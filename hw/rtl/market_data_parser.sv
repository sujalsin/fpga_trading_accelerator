==> flow/design.v <==
`timescale 1ns / 1ps
module market_data_parser #(
    parameter DATA_WIDTH = 64,
    parameter SYMBOL_WIDTH = 32,
    parameter PRICE_WIDTH = 32,
    parameter QUANTITY_WIDTH = 32
)(
    input  logic                    clk,
    input  logic                    rst_n,
    input  logic                    data_valid,
    input  logic [DATA_WIDTH-1:0]   data_in,
    input  logic                    ready_next,
    output logic                    data_ready,
    output logic [SYMBOL_WIDTH-1:0] symbol,
    output logic [PRICE_WIDTH-1:0]  price,
    output logic [QUANTITY_WIDTH-1:0] quantity,
    output logic                    parse_valid,
    output logic [1:0]             msg_type     
);
    typedef enum logic [2:0] {
        IDLE,
        HEADER_PARSE,
        SYMBOL_PARSE,
        PRICE_PARSE,
        QUANTITY_PARSE
    } parse_state_t;
    parse_state_t current_state, next_state;
    logic [DATA_WIDTH-1:0] data_buffer;
    logic [2:0] header_type;
    always_ff @(posedge clk or negedge rst_n) begin
        if (!rst_n) begin
            current_state <= IDLE;
            data_buffer <= '0;
            symbol <= '0;
            price <= '0;
            quantity <= '0;
            parse_valid <= 1'b0;
            msg_type <= 2'b00;
        end else begin
            current_state <= next_state;
            case (current_state)
                IDLE: begin
                    if (data_valid) begin
                        data_buffer <= data_in;
                        parse_valid <= 1'b0;
                    end
                end
                HEADER_PARSE: begin
                    header_type <= data_buffer[2:0];
                    msg_type <= data_buffer[1:0];
                end
                SYMBOL_PARSE: begin
                    symbol <= data_buffer[SYMBOL_WIDTH-1:0];
                end
                PRICE_PARSE: begin
                    price <= data_buffer[PRICE_WIDTH-1:0];
                end
                QUANTITY_PARSE: begin
                    quantity <= data_buffer[QUANTITY_WIDTH-1:0];
                    parse_valid <= 1'b1;
                end
            endcase
        end
    end
    always_comb begin
        next_state = current_state;
        data_ready = 1'b0;
        case (current_state)
            IDLE: begin
                if (data_valid) begin
                    next_state = HEADER_PARSE;
                end
                data_ready = 1'b1;
            end
            HEADER_PARSE: begin
                next_state = SYMBOL_PARSE;
            end
            SYMBOL_PARSE: begin
                next_state = PRICE_PARSE;
            end
            PRICE_PARSE: begin
                next_state = QUANTITY_PARSE;
            end
            QUANTITY_PARSE: begin
                if (ready_next) begin
                    next_state = IDLE;
                end
            end
            default: next_state = IDLE;
        endcase
    end
endmodule
**From RTL to reports: market_data_parser**

Tool output for the design above, in the order of the flow.
Line numbers count from 1 in the design file above.
Library cell names are shortened.
The mark n/a stands for no value.

- Top: market_data_parser
- Clock: clk
- Cell library: sky130hd
- Corner: tt_025C_1v80

**Elaborated design**

Yosys after proc, flatten, opt, wreduce and memory -nomap, before mapping. Memory bits, and registers merged into a memory's read port (data or address), are not among the register bits. Print and check cells are not counted. Equal cells are merged and count once.

- Register bits: 134
- Input port bits: 68
- Output and inout port bits: 100
- Elaborated cells: 24

- Eq/ne operators: 6
- Multiplexer cells: 6
- Reduce/logical cells: 5

Operators by type and width:

| operator | number |
|---|---|
| parallel mux 3 bit (select 5 bit) | 1 |
| AND reduction 2 bit | 3 |
| equality test 3 x 2 -> 1 bit (second input constant) | 2 |
| 2-to-1 mux 3 bit | 2 |
| != test 2 bit (second input constant) | 2 |
| equality test 3 x 1 -> 1 bit (second input constant) | 1 |
| equality test 3 bit (second input constant) | 1 |
| zero test 3 bit | 1 |
| nonzero test 2 bit | 1 |
| parallel mux 1 bit (select 2 bit) | 1 |
| 2-to-1 mux 1 bit | 2 |

**Longest topological paths**

Yosys ltp: most cells in a row. Word level: on the elaborated netlist, between registers, memories and ports. Mapped: between sequential cells and ports; inverters and the memories' decode and read muxes count.

- Depth in word-level cells: 3
- ABC_AREA: 0
- Gate-level depth with buffers: 4
- Gate-level depth less buffers: 2

**Synthesis result**

Yosys stat after the flow's synthesis: flattened, memories mapped to cells. It holds for the ABC_AREA given above (unset counts as 0); a run with the other value may have another netlist.

Cells by type:

| cell | number | total area (um^2) |
|---|---|---|
| dfrtp_1 | 135 | 3,378.24 |
| mux2_2 | 99 | 1.11E+03 |
| mux2_4 | 29 | 435.418 |
| buf_4 | 6 | 45.043 |
| buf_6 | 3 | 33.782 |
| dfstp_2 | 1 | 26.275 |
| buf_2 | 5 | 25.024 |
| mux2_1 | 2 | 22.522 |
| inv_1 | 3 | 11.261 |
| mux2i_1 | 1 | 10.01 |
| a21o_1 | 1 | 7.507 |
| nand2_2 | 1 | 6.256 |
| a21oi_1 | 1 | 5.005 |
| clkbuf_2 | 1 | 5.005 |
| o21ai_0 | 1 | 5.005 |
| nand2_1 | 1 | 3.754 |
| nor2_1 | 1 | 3.754 |

- Mapped cells: 291
- Synthesis area: 5,138.7 um^2
- Area of sequential cells: 3,404.5 um^2
- Mapped flip-flops: 136
- Buffers: 15

**Timing after synthesis**

Path of least setup slack by OpenSTA after synthesis, without wires, with an ideal clock, recovery checks aside; 20% of the period is set as input and as output delay. Where synthesis merged equal registers, the netlist keeps one of their names.

- Path kind: register -> register
- From: register current_state
- To: register data_buffer[10]
- Period: 1.46 ns
- Library setup time: 0.125 ns
- Time at the first pin: 0.000 ns
- Data arrival time: 1.131 ns
- Data required time: 1.335 ns
- Slack: 0.204 ns
- Path delay: 1.256 ns
- Stages: 4
- Path buffers: 1
- Synthesis period reached: 1.256 ns

"path delay" is the arrival time less input delay plus setup time.
"stages" counts driving pins, that of a launching flip-flop among them; a cell with two outputs on the path counts twice.
"synthesis period reached" is the clock period less the worst setup slack; recovery checks do not enter. This is arithmetic on one report: input and output delays are still those of the set period (20% each).
Where an end lacks its bit number, it is one bit of the signal, or one of the new flip-flops if synthesis recoded a state register.

- Cell sequence: dfstp_2 nand2_2 buf_6 mux2_4

Ends and longest elaborated chain, post-synthesis:

| what | line | text |
|---|---|---|
| start: declaration | 27 | `parse_state_t current_state, next_state;` |
| start: assignment | 32 | `current_state <= IDLE;` |
| start: assignment | 40 | `current_state <= next_state;` |
| end: assignment | 33 | `data_buffer <= '0;` |
| end: assignment | 44 | `data_buffer <= data_in;` |

No chain of elaborated cells between the ends is given.

==> results <==
Settings of 2 stored flow runs for module market_data_parser (sky130hd), not sorted in any way. The constraints put input and output delay at 20% of the set period each and load the outputs with 0.01 pF.
A setting shown as . is not set for that run.

| setting or result | entry A | entry B |
|---|---|---|
| period_ns | 0.791 | 0.917 |
| CORE_UTILIZATION | 61 | 55 |
| SETUP_SLACK_MARGIN | 0.11 | 0.21 |
| PLACE_DENSITY_LB_ADDON | 0.29 | 0.02 |
| CELL_PAD_IN_SITES_GLOBAL_PLACEMENT | 1 | . |
| CELL_PAD_IN_SITES_DETAIL_PLACEMENT | 0 | . |
| TNS_END_PERCENT | 95 | . |
| ABC_AREA | 0 | 0 |
| CAP_MARGIN | 10 | 20 |
| SLEW_MARGIN | 30 | 40 |
| CORE_MARGIN | 2 | 2 |
| CORE_ASPECT_RATIO | . | 0.72 |
| GPL_TIMING_DRIVEN | . | 1 |
| GPL_ROUTABILITY_DRIVEN | . | 1 |
| MIN_ROUTING_LAYER | . | met1 |

Entry A: unfinished; error FLW-0024 in placement
Entry B: unfinished; error DPL-0033 in routing
